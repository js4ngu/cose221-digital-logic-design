==> flow/design.v <==
module lab6(
    input				CLOCK_50_2,
    input      [9:0]	SW,
	output reg [31:0]	cnt,
    output          	presclaerFlag,
	output reg			preCLK,
    output     [9:0]    LEDG
);
	parameter target = 20000000;
	parameter targetTB = 10;
	reg [9:0] regLED = 1;
	reg [9:0] regLED_buff;
	presclaer i_presclaer(
		.CLK			(CLOCK_50_2),
		.rst			(SW[9]),
		.target			(target),
		.cnt			(cnt),
		.presclaerFlag	(presclaerFlag),
		.preCLK			(preCLK)
	);
	always @(posedge CLOCK_50_2) begin
		regLED_buff <= regLED;
		if (presclaerFlag == 1) begin
			if (SW[0] == 1) begin
				regLED[0] <= regLED_buff[9];
				regLED[1] <= regLED_buff[0];
				regLED[2] <= regLED_buff[1];
				regLED[3] <= regLED_buff[2];
				regLED[4] <= regLED_buff[3];
				regLED[5] <= regLED_buff[4];
				regLED[6] <= regLED_buff[5];
				regLED[7] <= regLED_buff[6];
				regLED[8] <= regLED_buff[7];
				regLED[9] <= regLED_buff[8];
			end
			else begin
				regLED[0] <= regLED_buff[1];
				regLED[1] <= regLED_buff[2];
				regLED[2] <= regLED_buff[3];
				regLED[3] <= regLED_buff[4];
				regLED[4] <= regLED_buff[5];
				regLED[5] <= regLED_buff[6];
				regLED[6] <= regLED_buff[7];
				regLED[7] <= regLED_buff[8];
				regLED[8] <= regLED_buff[9];
				regLED[9] <= regLED_buff[0];
			end
		end
	end
	always @(posedge CLOCK_50_2) begin
		if (SW[9] == 1) LEDG <= 0;
		else LEDG <= regLED;
	end
endmodule	
module presclaer(
    input				CLK,
    input               rst,
    input      [31:0]	target,
	output reg [31:0]	cnt,
    output reg         	presclaerFlag,
	output reg			preCLK
);
	reg prescalingCLK = 1;
	always @(posedge CLK) begin
        if (rst == 1) begin
            cnt <= 0;
            presclaerFlag <= 0;
        end
        else begin
            if(target > cnt) begin
                cnt <= cnt + 1;
                presclaerFlag <= 0;
            end
            else if (cnt >= target) begin
                cnt <= 0;
                presclaerFlag <= 1;
            end
        end
	end
	always @(posedge CLK) begin
		if (presclaerFlag == 1) preCLK <= preCLK ^ 1;
	end
endmodule
[Tool chain data of lab6]
Tool output for the design above, in the order of the flow.
Lines are those of the file above, counted from 1.
Library cell names are shortened.
The mark - stands for no value.
Design
  top: lab6
  clock: CLOCK_50_2
  cell library: sky130hd
  library corner: tt_025C_1v80

[Elaborated design]
Source: Yosys, flattened and elaborated, memories not mapped. Widths are those after wreduce. Registers that Yosys merges into a memory's read port (data or address) are not register bits. Print and check cells do not count. Equal cells are merged and count once.
Bit counts
  bits in writable memories: 0
  bits in registers: 64
  memory cells: 0
  output and inout port bits: 44
  word-level cells: 33
  latch bits: 0
  clocked read ports x word width: 0
  bits of input ports: 11
  ROM bits: 0
Operators by class
  bitwise gates (word level): 1
  add/subtract/negate cells: 1
  reduce/logical cells: 2
  div/mod/pow operators: 0
  equal/unequal tests: 0
  muxes and demuxes: 12
  shifts and indexed selects: 0
  $lt $le $gt $ge: 2
  multiply operators: 0
Operators by type and width (number)
  32-bit 2-to-1 mux: 2
  25-bit by 32-bit > comparator with 1-bit output with constant A: 1
  32-bit by 1-bit adder with 32-bit output with constant B: 1
  32-bit by 25-bit greater-or-equal comparator with 1-bit output with constant B: 1
  1-bit 2-to-1 mux: 10
  2-bit nonzero test: 1
  2-bit OR reduction: 1
  1-bit NOT: 1

[Longest topological paths]
Yosys ltp: most cells in a row. Word level: on the elaborated netlist, between registers, memories and ports. Mapped: between sequential cells and ports; inverters and the memories' decode and read muxes count.
Depth
  depth in word-level cells: 3
  ABC_AREA: 1
  gate-level depth with buffers: 9

[Synthesis result]
The flow's flattened synthesis, as Yosys stat reports it; memories are mapped. The netlist is that of the ABC_AREA named above (0 if unset); the other value can give another one.
Cell types
  dfxtp_1: number 53, area in all 1.06E+03 um2
  edfxtp_1: number 11, area in all 330.317 um2
  nand2_1: number 70, area in all 262.752 um2
  nor2_1: number 69, area in all 258.998 um2
  inv_1: number 39, area in all 146.39 um2
  xor2_1: number 12, area in all 105.101 um2
  nand3_1: number 12, area in all 60.058 um2
  nor2_4: number 4, area in all 45.043 um2
  xnor2_1: number 3, area in all 26.275 um2
  ha_1: number 2, area in all 25.024 um2
  nor2_2: number 4, area in all 25.024 um2
  buf_6: number 2, area in all 22.522 um2
  mux2_2: number 2, area in all 22.522 um2
  nand4_4: number 1, area in all 21.27 um2
  a21oi_1: number 4, area in all 20.019 um2
  o21ai_0: number 4, area in all 20.019 um2
  and2_1: number 2, area in all 12.512 um2
  nand2_2: number 2, area in all 12.512 um2
Not listed: further types 6, cells in them 8.
Synthesis totals
  synthesis area: 2523.7 um2
  buffer cells: 5
  flip-flop cells: 64
  cells in the netlist: 304
  sequential part of the area: 1391.3 um2

[Worst setup path after synthesis]
OpenSTA on the mapped netlist: ideal clock, no wires. The path of least setup slack (recovery checks aside). Input and output delay are each 20% of the period. Register names are those of the netlist, which keeps one name where synthesis merged equal registers.
Timing after synthesis
  path type: reg2reg
  start point: reg i_presclaer.cnt[1]
  end point: reg i_presclaer.cnt[14]
  arrival: 1.283 ns
  path slack: 1.121 ns
  buffers on the path: 0
  driving pins on the path: 8
  data required time: 2.404 ns
  clock period: 2.52 ns
  path delay: 1.399 ns
  synthesis period reached: 1.399 ns
"path delay" is the arrival time less input delay plus setup time.
"driving pins on the path" counts driving pins, that of a launching flip-flop among them; a cell with two outputs on the path counts twice.
"synthesis period reached" = period - worst setup slack (recovery checks aside). The figure is calculated, with input and output delays left at 20% of the set period.
The rows between start and end are the longest chain of elaborated cells between them; the timing report does not say that the signal goes this way. Where chains are equally long, one stands for them.
Each line given opens the expression or statement behind the cell; cells for indexed reads and writes are added by Yosys, which also makes memories of some case tables.
A register here has more assigning lines than the two given.
Between the ends, after synthesis
  cell sequence: dfxtp_1 -> ha_1 -> nand2_2 -> nor2_2 -> nand2_2 -> nor2_4 -> xor2_1 -> nor2_1
  length of the longest elaborated chain: 3
  elaborated cells between the ends (all ways): 6
  those cells by class: add/sub (1); compare (2); mux (2); reduce/logical (1)
RTL lines, path after synthesis
  start: declaration: RTL line 59  | output reg [31:0] cnt,
  start: assignment: RTL line 66  | cnt <= 0;
  start: assignment: RTL line 71  | cnt <= cnt + 1;
  32-bit by 25-bit greater-or-equal comparator with 1-bit output: RTL line 74
  32-bit 2-to-1 mux: RTL line 74
  32-bit 2-to-1 mux: RTL line 70
  end: assignment: RTL line 66
  end: assignment: RTL line 71
  end: declaration: RTL line 59

[Worst path after layout]
From the final timing report of job 1: the path of least setup slack in the routed layout; clock arrival at registers is part of the times.
Timing post-layout
  path type: reg2out
  start point: reg i_presclaer.presclaerFlag
  end point: out presclaerFlag
  path slack: 0.50 ns
  buffers on the path: 2
  output delay: 0.48 ns
  data required time: 1.91 ns
  arrival: 1.41 ns
  clock period: 2.39 ns
  driving pins on the path: 3
A register here has more assigning lines than the two given.
Between the ends, post-layout
  cell sequence: dfxtp_1 -> buf_4 -> clkdlybuf4s50_1
  length of the longest elaborated chain: 0
  elaborated cells between the ends (all ways): 0
RTL lines, path post-layout
  start: declaration: RTL line 60  | output reg presclaerFlag,
  start: assignment: RTL line 67  | presclaerFlag <= 0;
  start: assignment: RTL line 72  | presclaerFlag <= 0;
  end: declaration: RTL line 5  | output presclaerFlag,

Design lab6 on sky130hd. What follows are 2 stored runs of the flow, each under its own settings; their order means nothing. The constraints put input and output delay at 20% of the set period each and load the outputs with 0.01 pF.
By "achieved clock period (ns)" is meant the clock period of the run minus its worst setup slack. This is arithmetic on one report: input and output delays are still those of the set period (20% each).
"finish__power__total" rests on the timing tool's default activity at the inputs, not on a simulated workload.

settings of job 1
{
  "period_ns": 2.39,
  "CORE_UTILIZATION": 23,
  "PLACE_DENSITY": 0.79,
  "CORE_MARGIN": 3,
  "TNS_END_PERCENT": 35,
  "ABC_AREA": 1,
  "CTS_CLUSTER_DIAMETER": 334,
  "CAP_MARGIN": 10,
  "SLEW_MARGIN": 35,
  "MIN_ROUTING_LAYER": "met2"
}
report of job 1
yosys chip area after synthesis (um^2): 2523.7
finish__design__die__area: 12265.6
finish__design__instance__area__stdcell: 3400.8
finish__timing__setup__ws: 0.500
finish__timing__setup__tns: 0.000
finish__timing__hold__ws: 0.370
finish__power__total: 2.368e-03
achieved clock period (ns): 1.890

settings of job 2
{
  "period_ns": 1.19,
  "CORE_UTILIZATION": 43,
  "PLACE_DENSITY_LB_ADDON": 0.09,
  "CELL_PAD_IN_SITES_DETAIL_PLACEMENT": 0,
  "GPL_TIMING_DRIVEN": 0,
  "CAP_MARGIN": 15,
  "SLEW_MARGIN": 10,
  "MIN_ROUTING_LAYER": "met1",
  "CORE_MARGIN": 2
}
report of job 2
yosys chip area after synthesis (um^2): 2324.7
finish__design__die__area: 6010.1
finish__design__instance__area__stdcell: 3677.3
finish__timing__setup__ws: -0.588
finish__timing__setup__tns: -14.302
finish__timing__hold__ws: 0.364
finish__power__total: 4.660e-03
achieved clock period (ns): 1.778
